==> flow/design.v <==
module fifo #(
    parameter WIDTH = 8,
    parameter DEPTH = 16
) (
    input  logic                clk,
    input  logic                rst_n,
    input  logic                wr_en,
    input  logic [WIDTH-1:0]    wr_data,
    output logic                full,
    input  logic                rd_en,
    output logic [WIDTH-1:0]    rd_data,
    output logic                empty
);reg[WIDTH-1:0] i[DEPTH-1:0];
  reg[3:0] r,w;
  always@(posedge clk)begin      
    if(rst_n)begin
      if(wr_en&&(~full))begin
        i[w] <= wr_data;
        w <= ((w>15)?0:w+1);        
      end      
    end
    else w <=0 ;
  end
  always@(posedge clk)begin      
    if(rst_n)begin
      if(rd_en&&(~empty))begin
        rd_data <=i[r];        
        r <= ((r>15)?0:r+1);          
      end 
    end
    else r <=0 ;
  end
  assign full = ((w + 1) == r)||(w==4'd15&&r==4'd0);
  assign empty = w == r; 
endmodule
== Reports on fifo ==
What the tools print for fifo, step after step.
Lines are those of the file above, counted from 1.
Operators: Yosys type, input widths -> output width; for muxes data width and select width s.
Cell names lack the library's common part.
A cell with - has no value.

* Top: fifo
* Clock: clk
* Standard-cell library: sky130hd
* Library corner: tt_025C_1v80

== Word level ==
Counts by Yosys on the flattened word-level netlist (proc, flatten, opt, wreduce; memories kept). Register bits leave out memories and registers merged into their read ports (data or address); mux counts leave out enables and synchronous resets folded into registers. Print and check cells are left out. Cells with the same type and inputs are merged into one.
Yosys's memory passes give these memory sizes; they may raise the number of words (mostly to a power of two), join words into wider ones and drop unused or constant bits.

* Register bits after elaboration: 8
* RAM bits: 128
* Clocked read ports x word width: 8
* Memories: 1
* Input port bits: 12

{| class="wikitable"
|+ Memory list
! memory !! depth !! bits a word !! read ports !! write ports !! line !! RTL
|-
| i || 16 || 8 || 1 || 1 || 13 || <nowiki>);reg[WIDTH-1:0] i[DEPTH-1:0];</nowiki>
|}

* Add/subtract/negate cells: 2
* Order comparisons: 2
* Eq/ne operators: 3
* Mux-type cells: 8
* Bitwise gates (word level): 2
* Reduce/logical cells: 6

{| class="wikitable"
|+ Operator list
! kind !! number
|-
| $mux 8 || 2
|-
| $mux 4 || 4
|-
| $gt 4x4->1 const B || 2
|-
| $add 4x1->5 const B || 1
|-
| $eq 5x4->1 || 1
|-
| $add 4x1->4 const B || 1
|-
| $eq 4x4->1 || 1
|-
| $eq 4x4->1 const B || 1
|-
| $logic_not 4->1 || 1
|-
| $logic_and 1x1->1 || 3
|-
| $not 1->1 || 2
|-
| $reduce_and 2->1 || 1
|-
| $mux 1 || 2
|-
| $logic_or 1x1->1 || 1
|}

== Longest topological paths ==
Depth = most cells in a row (Yosys ltp): at word level without a register or memory, in the mapped netlist without a sequential cell, where the memories' decode and read muxes count.

* Depth in word-level cells: 7
* ABC_AREA: 0
* Depth in mapped cells: 9
* Depth with buffers taken out: 7

== After synthesis ==
The flow's flattened synthesis, as Yosys stat reports it; memories are mapped. The netlist is that of the ABC_AREA named above (0 if unset); the other value can give another one.
Totals and module areas in this step are rounded.

{| class="wikitable"
|+ Cell types
! cell !! number
|-
| edfxtp_1 || 136
|-
| mux4_2 || 40
|-
| dfxtp_1 || 8
|-
| ha_1 || 6
|-
| nor2_1 || 15
|-
| xnor2_1 || 6
|-
| nand2_1 || 13
|-
| mux2i_1 || 4
|-
| xor2_1 || 4
|-
| clkbuf_1 || 9
|-
| and2_1 || 5
|-
| nor4_1 || 5
|-
| a2111oi_4 || 1
|-
| inv_1 || 7
|-
| buf_2 || 5
|-
| nand3_1 || 4
|-
| o41ai_2 || 1
|-
| or3_1 || 2
|}

Not listed: further types 12, cells in them 13.

* Standard cells after synthesis: 284
* Synthesis area: 5800 um^2
* Sequential area: 4200 um^2
* Flip-flop cells: 144

== Timing after synthesis ==
Source: OpenSTA report_checks on the synthesized netlist (no wires, ideal clock, input and output delay 20% of the period each), path of least setup slack; recovery checks are left aside. Register names are those of the netlist, which keeps one name where synthesis merged equal registers.

* Path kind: input -> register
* Start point: in rst_n
* End point: mem i[11][0]
* Clock period: 4.62 ns
* Setup time: 0.395 ns
* Data arrival time: 2.273 ns
* Required time: 4.225 ns
* Setup slack: 1.952 ns
* Delay of the path: 1.744 ns
* Driving pins on the path: 4
* Synthesis period reached: 2.668 ns

"delay of the path" is the arrival time less input delay plus setup time.
"driving pins on the path": output pins that drive a net of the path, with the launching flip-flop's if there is one; two outputs of one cell count as two.
"synthesis period reached" = period - worst setup slack (recovery checks aside). The figure is calculated, with input and output delays left at 20% of the set period.
Between the ends stands the longest chain of elaborated cells between them, by number of cells; it is not shown to be the way that was timed. Of several equally long chains one is given.
Each line given opens the expression or statement behind the cell; cells for indexed reads and writes are added by Yosys, which also makes memories of some case tables.
Only ways into the end's enable, where the timed path ends, are counted here.

* Cells stage by stage: clkbuf_1 -> and2_1 -> nand2_1 -> nor4_1
* Cells in the longest elaborated chain: 1
* Elaborated cells between the ends (all ways): 2
* Source lines of those cells: 1

{| class="wikitable"
|+ Ends and longest elaborated chain, post-synthesis
! element !! line !! RTL
|-
| start: declaration || 6 || <nowiki>input  logic                rst_n,</nowiki>
|-
| $mux 4 || 16 || <nowiki>if(rst_n)begin</nowiki>
|-
| end: declaration || 13 || <nowiki>);reg[WIDTH-1:0] i[DEPTH-1:0];</nowiki>
|}

== Path in the finished layout ==
Path of least setup slack in the final report of flow run 1 (OpenROAD, finished layout, wires in). Where an end is a register, its clock arrival counts in the times.

* Path kind: register -> output
* Start point: reg r[3]
* End point: out full
* Clock period: 1.95 ns
* Output delay: 0.39 ns
* Data arrival time: 1.95 ns
* Required time: 1.56 ns
* Setup slack: -0.39 ns
* Driving pins on the path: 6

Between the ends stands the longest chain of elaborated cells between them, by number of cells; it is not shown to be the way that was timed. Of several equally long chains one is given.

* Cells stage by stage: dfxtp_1 -> xor2_2 -> xnor2_2 -> a2111oi_4 -> nand2b_4 -> buf_6
* Cells in the longest elaborated chain: 3
* Elaborated cells between the ends (all ways): 4
* Source lines of those cells: 1

{| class="wikitable"
|+ Ends and longest elaborated chain, post-layout
! element !! line !! RTL
|-
| start: declaration || 14 || <nowiki>reg[3:0] r,w;</nowiki>
|-
| start: assignment || 28 || <nowiki>r <= ((r>15)?0:r+1);</nowiki>
|-
| start: assignment || 31 || <nowiki>else r <=0 ;</nowiki>
|-
| $logic_not 4->1 || 33 || <nowiki>assign full = ((w + 1) == r)||(w==4'd15&&r==4'd0);</nowiki>
|-
| $logic_and 1x1->1 || 33 ||
|-
| $logic_or 1x1->1 || 33 ||
|-
| end: declaration || 9 || <nowiki>output logic                full,</nowiki>
|}

Wiki page: fifo / flow data

Top module fifo; platform sky130hd; tools Yosys and OpenROAD; 2 stored runs in no particular order. Input and output delays are each 20% of the period that was set; the output load is 0.01 pF.
"achieved clock period": clock period set for the run, less the worst setup slack. It is reckoned from that one timing run; input and output delays stay at 20% of the period that was set.
"worst path time" = time allowed to the worst setup path (clock period - input delay - output delay, where it has them) - its slack; a late launch clock adds to it, a late capture clock takes from it.
Results are given in rounded form.

=== Flow run 1 ===
{| class="wikitable"
! Setting !! Value
|-
| period_ns || 1.95
|-
| CORE_UTILIZATION || 36
|-
| SETUP_SLACK_MARGIN || 0.3
|-
| CELL_PAD_IN_SITES_DETAIL_PLACEMENT || 1
|-
| TNS_END_PERCENT || 60
|-
| CTS_CLUSTER_SIZE || 39
|-
| CTS_CLUSTER_DIAMETER || 236
|-
| SLEW_MARGIN || 20
|-
| CAP_MARGIN || 20
|-
| CORE_MARGIN || 2
|-
! Result !! Value
|-
| Worst path time || 1.95 ns
|-
| Class of the worst setup path || register -> output
|-
| Achieved clock period || 2.339 ns
|-
| Utilization of the finished layout || 50%
|-
| Lowest hold slack || 0.65 ns
|-
| Full die area || 17000 um^2
|-
| Setup slack of the worst path || -0.39 ns
|-
| Netlist area reported by Yosys || 5800 um^2
|}

=== Flow run 2 ===
{| class="wikitable"
! Setting !! Value
|-
| period_ns || 2.62
|-
| CAP_MARGIN || 20
|-
| CORE_MARGIN || 2
|-
| CORE_UTILIZATION || 40
|-
| SLEW_MARGIN || 20
|-
! Result !! Value
|-
| Worst path time || 1.99 ns
|-
| Class of the worst setup path || register -> output
|-
| Achieved clock period || 2.518 ns
|-
| Utilization of the finished layout || 50%
|-
| Lowest hold slack || 0.57 ns
|-
| Full die area || 15000 um^2
|-
| Setup slack of the worst path || 0.10 ns
|-
| Netlist area reported by Yosys || 5800 um^2
|}
